==> flow/design.v <==
module flex_counter
#(
	parameter NUM_CNT_BITS = 4
)	
(
	input wire clk,
	input wire n_rst,
	input wire clear,
	input wire count_enable,
	input wire [NUM_CNT_BITS-1:0] rollover_val,
	output reg [NUM_CNT_BITS-1:0] count_out,
	output reg rollover_flag
);
reg [NUM_CNT_BITS-1:0] next_count;
reg next_flag;
always_comb
begin
	next_flag = rollover_flag;
	next_count = count_out;
	if (clear == 1'b1) begin
		next_count = 1'b0;
	end else if (count_enable == 1'b1 && count_out != rollover_val)begin
		next_count = count_out + 1;
	end else if (count_enable == 1'b1 && count_out == rollover_val)begin
		next_count = 1;
	end
	if (next_count == rollover_val)begin
		next_flag = 1;
	end else begin
		next_flag = 0;
	end
end
always_ff @ (posedge clk, negedge n_rst) 
begin
	if (!n_rst) begin
		count_out <= 1'b0;
		rollover_flag <= 1'b0;
	end else begin
		count_out <= next_count;
		rollover_flag <= next_flag;
	end
end
endmodule		
module timer
(
	input wire clk,
	input wire n_rst,
	input wire d_edge,
	input wire rcving,
	output reg shift_enable,
	output reg byte_received
);
reg [3:0] shift_count;
assign shift_enable = (shift_count == 4'd2) ? 1 : 0;
flex_counter
  SHIFT(
    .clk(clk),
    .n_rst(n_rst),
    .clear(d_edge || !rcving),
    .count_enable(rcving),
    .rollover_val(4'd8),
    .count_out(shift_count),
    .rollover_flag()
  );
flex_counter
  BYTE(
    .clk(clk),
    .n_rst(n_rst),
    .clear(!rcving),
    .count_enable(shift_enable),
    .rollover_val(4'd8),
    .count_out(),
    .rollover_flag(byte_received)
  );
endmodule
# Step by step through the tools: timer
# Tool output for the design above, in the order of the flow.
# Lines are those of the file above, counted from 1.
# Cell names lack the library's common part.
# A cell with - has no value.
[inputs] top_module="timer" clk_port="clk" library="sky130hd" corner="tt_025C_1v80"

# Word level
# Source: Yosys, flattened and elaborated, memories not mapped. Widths are those after wreduce. Registers that Yosys merges into a memory's read port (data or address) are not register bits. Print and check cells do not count. Equal cells are merged and count once.
[bits] output_inout_bits=2 input_bits=4 reg_bits=9 elab_cells=26
[classes] reduce_logical=7 muxes=8 eq_ne=6 add_sub_neg=2
[ops] op="two-way mux 4 bit" count=6
[ops] op="== test 4 bit (second input constant)" count=3
[ops] op="adder 4 x 1 -> 4 bit (second input constant)" count=2
[ops] op="!= test 4 bit (second input constant)" count=2
[ops] op="logical AND 1 bit" count=4
[ops] op="== test 4 x 2 -> 1 bit (second input constant)" count=1
[ops] op="nonzero test 3 bit" count=1
[ops] op="two-way mux 1 bit" count=2
[ops] op="logical OR 1 bit" count=1
[ops] op="logical NOT 1 bit" count=1

# Depth
# Yosys ltp: most cells in a row. Word level: on the elaborated netlist, between registers, memories and ports. Mapped: between sequential cells and ports; inverters and the memories' decode and read muxes count.
[logic_depth] ltp_word=8 abc_area=0 ltp_mapped=7 mapped_depth_nobuf=7

# Mapped cells and area
# Source: synth_stat.txt of the flow (Yosys; design flattened, memories mapped). It holds for the ABC_AREA given above (unset counts as 0); a run with the other value may have another netlist.
[synth_totals] ff_cells=9 cells=53 seqArea_mm2=0.0002252 yosys_area_mm2=0.000508
[by_type] cell_type="dfrtp_1" count=9 type_area_um2=225.216
[by_type] cell_type="ha_1" count=5 type_area_um2=62.56
[by_type] cell_type="inv_1" count=7 type_area_um2=26.275
[by_type] cell_type="a21oi_1" count=5 type_area_um2=25.024
[by_type] cell_type="nor2_1" count=6 type_area_um2=22.522
[by_type] cell_type="nor3b_1" count=3 type_area_um2=22.522
[by_type] cell_type="or3b_4" count=1 type_area_um2=11.261
[by_type] cell_type="a311oi_1" count=1 type_area_um2=8.758
[by_type] cell_type="a31o_1" count=1 type_area_um2=8.758
[by_type] cell_type="clkinv_4" count=1 type_area_um2=8.758
[by_type] cell_type="xnor2_1" count=1 type_area_um2=8.758
[by_type] cell_type="a211oi_1" count=1 type_area_um2=7.507
[by_type] cell_type="a22oi_1" count=1 type_area_um2=7.507
[by_type] cell_type="nand2_1" count=2 type_area_um2=7.507
[by_type] cell_type="nand3b_1" count=1 type_area_um2=7.507
[by_type] cell_type="or2b_1" count=1 type_area_um2=7.507
[by_type] cell_type="and3_1" count=1 type_area_um2=6.256
[by_type] cell_type="nand2b_1" count=1 type_area_um2=6.256
# Other cell types: 5; their cells: 5.
# By module: a second synthesis without flattening, with its own total; a netlist apart from the flattened one above.
[hier_totals] cells_unflattened=113 area_unflattened_mm2=0.0009935
# Rows give one instance, submodules left out.
[by_module] mod="flex_counter" n_inst=2 mod_area_mm2=0.0004805 cells=54 mod_seq_area_mm2=0.0001251
[by_module] mod="timer" n_inst=1 mod_area_mm2=0.0000325 cells=5 mod_seq_area_mm2=0

# Timing after synthesis
# OpenSTA on the mapped netlist: ideal clock, no wires. The path of least setup slack (recovery checks aside). Input and output delay are each 20% of the period. Register names are those of the netlist, which keeps one name where synthesis merged equal registers.
[synth_timing] path_kind="reg2reg" from="register SHIFT.count_out[0]" to="register BYTE.rollover_flag" launch_ps=0 tclk_ps=1640 required_time_ps=1539 driving_pins=8 t_arrival_ps=1533 n_path_buf=0 path_delay_ps=1634 setup_ps=101 slack_ps=6 period_less_setup_slack_ps=1634
# "path_delay_ps" = arrival - input delay + setup time.
# "driving_pins" counts driving pins, that of a launching flip-flop among them; a cell with two outputs on the path counts twice.
# "period_less_setup_slack_ps" = period - worst setup slack (recovery checks aside). The figure is calculated, with input and output delays left at 20% of the set period.
# Between the ends stands the longest chain of elaborated cells between them, by number of cells; it is not shown to be the way that was timed. Of several equally long chains one is given.
# A line is the first line of the expression or statement that the cell stems from. Yosys adds cells for indexed reads and writes and turns some case tables into memories.
[synth_between] cell_sequence="dfrtp_1 > inv_1 > ha_1 > or3b_4 > clkinv_4 > a211oi_1 > a31o_1 > nor4_1" elab_chain_len=8 cells_between=9 lines_between=5
[synth_lines] element="start: declaration" line=11 text="output reg [NUM_CNT_BITS-1:0] count_out,"
[synth_lines] element="start: assignment" line=36 text="count_out <= 1'b0;"
[synth_lines] element="start: assignment" line=39 text="count_out <= next_count;"
[synth_lines] element="== test 4 x 2 -> 1 bit" line=54 text="assign shift_enable = (shift_count == 4'd2) ? 1 : 0;"
[synth_lines] element="two-way mux 1 bit" line=54
[synth_lines] element="logical AND 1 bit" line=24 text="end else if (count_enable == 1'b1 && count_out == rollover_val)begin"
[synth_lines] element="two-way mux 4 bit" line=24
[synth_lines] element="two-way mux 4 bit" line=22 text="end else if (count_enable == 1'b1 && count_out != rollover_val)begin"
[synth_lines] element="two-way mux 4 bit" line=20 text="if (clear == 1'b1) begin"
[synth_lines] element="== test 4 bit" line=27 text="if (next_count == rollover_val)begin"
[synth_lines] element="two-way mux 1 bit" line=27
[synth_lines] element="end: assignment" line=37 text="rollover_flag <= 1'b0;"
[synth_lines] element="end: assignment" line=40 text="rollover_flag <= next_flag;"
[synth_lines] element="end: declaration" line=12 text="output reg rollover_flag"
# Some nets on the timed path still bear RTL names; the line given drives or declares the net.
[synth_nets] net="shift_enable" line=54
[synth_nets] net="BYTE.next_count[2]" line=20

# Worst path after layout
# From the final timing report of run 2: the path of least setup slack in the routed layout; clock arrival at registers is part of the times.
# The path's times are printed in steps of 10 ps; the period is the one set.
[layout_timing] path_kind="reg2out" from="register SHIFT.count_out[0]" to="output port shift_enable" slack_ps=670 out_delay_ps=520 t_arrival_ps=1410 tclk_ps=2600 n_path_buf=1 required_time_ps=2080 launch_ps=240 driving_pins=6
# Between the ends stands the longest chain of elaborated cells between them, by number of cells; it is not shown to be the way that was timed. Of several equally long chains one is given.
[layout_between] cell_sequence="dfrtp_1 > inv_2 > ha_1 > or3b_4 > clkinv_4 > buf_2" elab_chain_len=2 cells_between=2 lines_between=1
[layout_lines] element="start: declaration" line=11 text="output reg [NUM_CNT_BITS-1:0] count_out,"
[layout_lines] element="start: assignment" line=36 text="count_out <= 1'b0;"
[layout_lines] element="start: assignment" line=39 text="count_out <= next_count;"
[layout_lines] element="== test 4 x 2 -> 1 bit" line=54 text="assign shift_enable = (shift_count == 4'd2) ? 1 : 0;"
[layout_lines] element="two-way mux 1 bit" line=54
[layout_lines] element="end: declaration" line=50 text="output reg shift_enable,"

# 2 stored runs of timer in the flow (synthesis by Yosys, layout by OpenROAD, sky130hd cells), in arbitrary order. Constraints: input delay and output delay 20% of the set period each, output load 0.01 pF.
# By "period_reached_ps" is meant the clock period of the run minus its worst setup slack. This is arithmetic on one report: input and output delays are still those of the set period (20% each).
# By "worstPathTime_ps" is meant the share of the clock period that the worst setup path is allowed (20% is reserved at inputs, 20% at outputs), minus its slack. Clock arrival times at its registers enter into it.
# "power_total_uw" rests on the timing tool's default activity at the inputs, not on a simulated workload.
# "worstPathTime_ps" is known to 10 ps.
run="run 1" settings period_ns=3.46 CORE_UTILIZATION=64 SETUP_SLACK_MARGIN=0.94 PLACE_DENSITY_LB_ADDON=0.14 CORE_MARGIN=5 CELL_PAD_IN_SITES_GLOBAL_PLACEMENT=1 GPL_ROUTABILITY_DRIVEN=0 CTS_CLUSTER_SIZE=49 CTS_CLUSTER_DIAMETER=123 MAX_ROUTING_LAYER="met4" CAP_MARGIN=20 SLEW_MARGIN=20
run="run 1" outcome="unfinished; error PDN-0185 in floorplanning"
run="run 2" settings period_ns=2.6 CORE_UTILIZATION=49 SETUP_SLACK_MARGIN=0.6 PLACE_DENSITY_LB_ADDON=0.09 CELL_PAD_IN_SITES_GLOBAL_PLACEMENT=1 TNS_END_PERCENT=15 ABC_AREA=0 GPL_TIMING_DRIVEN=0 CTS_CLUSTER_DIAMETER=262 CAP_MARGIN=20 CORE_MARGIN=2 SLEW_MARGIN=20
run="run 2" results synthesis_area_mm2=0.000508 power_total_uw=253.9 worstPathTime_ps=1410 timing.worst_path_kind="reg2out" timing.setup.ws_ps=666 die_footprint_mm2=0.0013101 cell_area_final_mm2=0.0006106 total_negative_slack_ps=0 period_reached_ps=1934
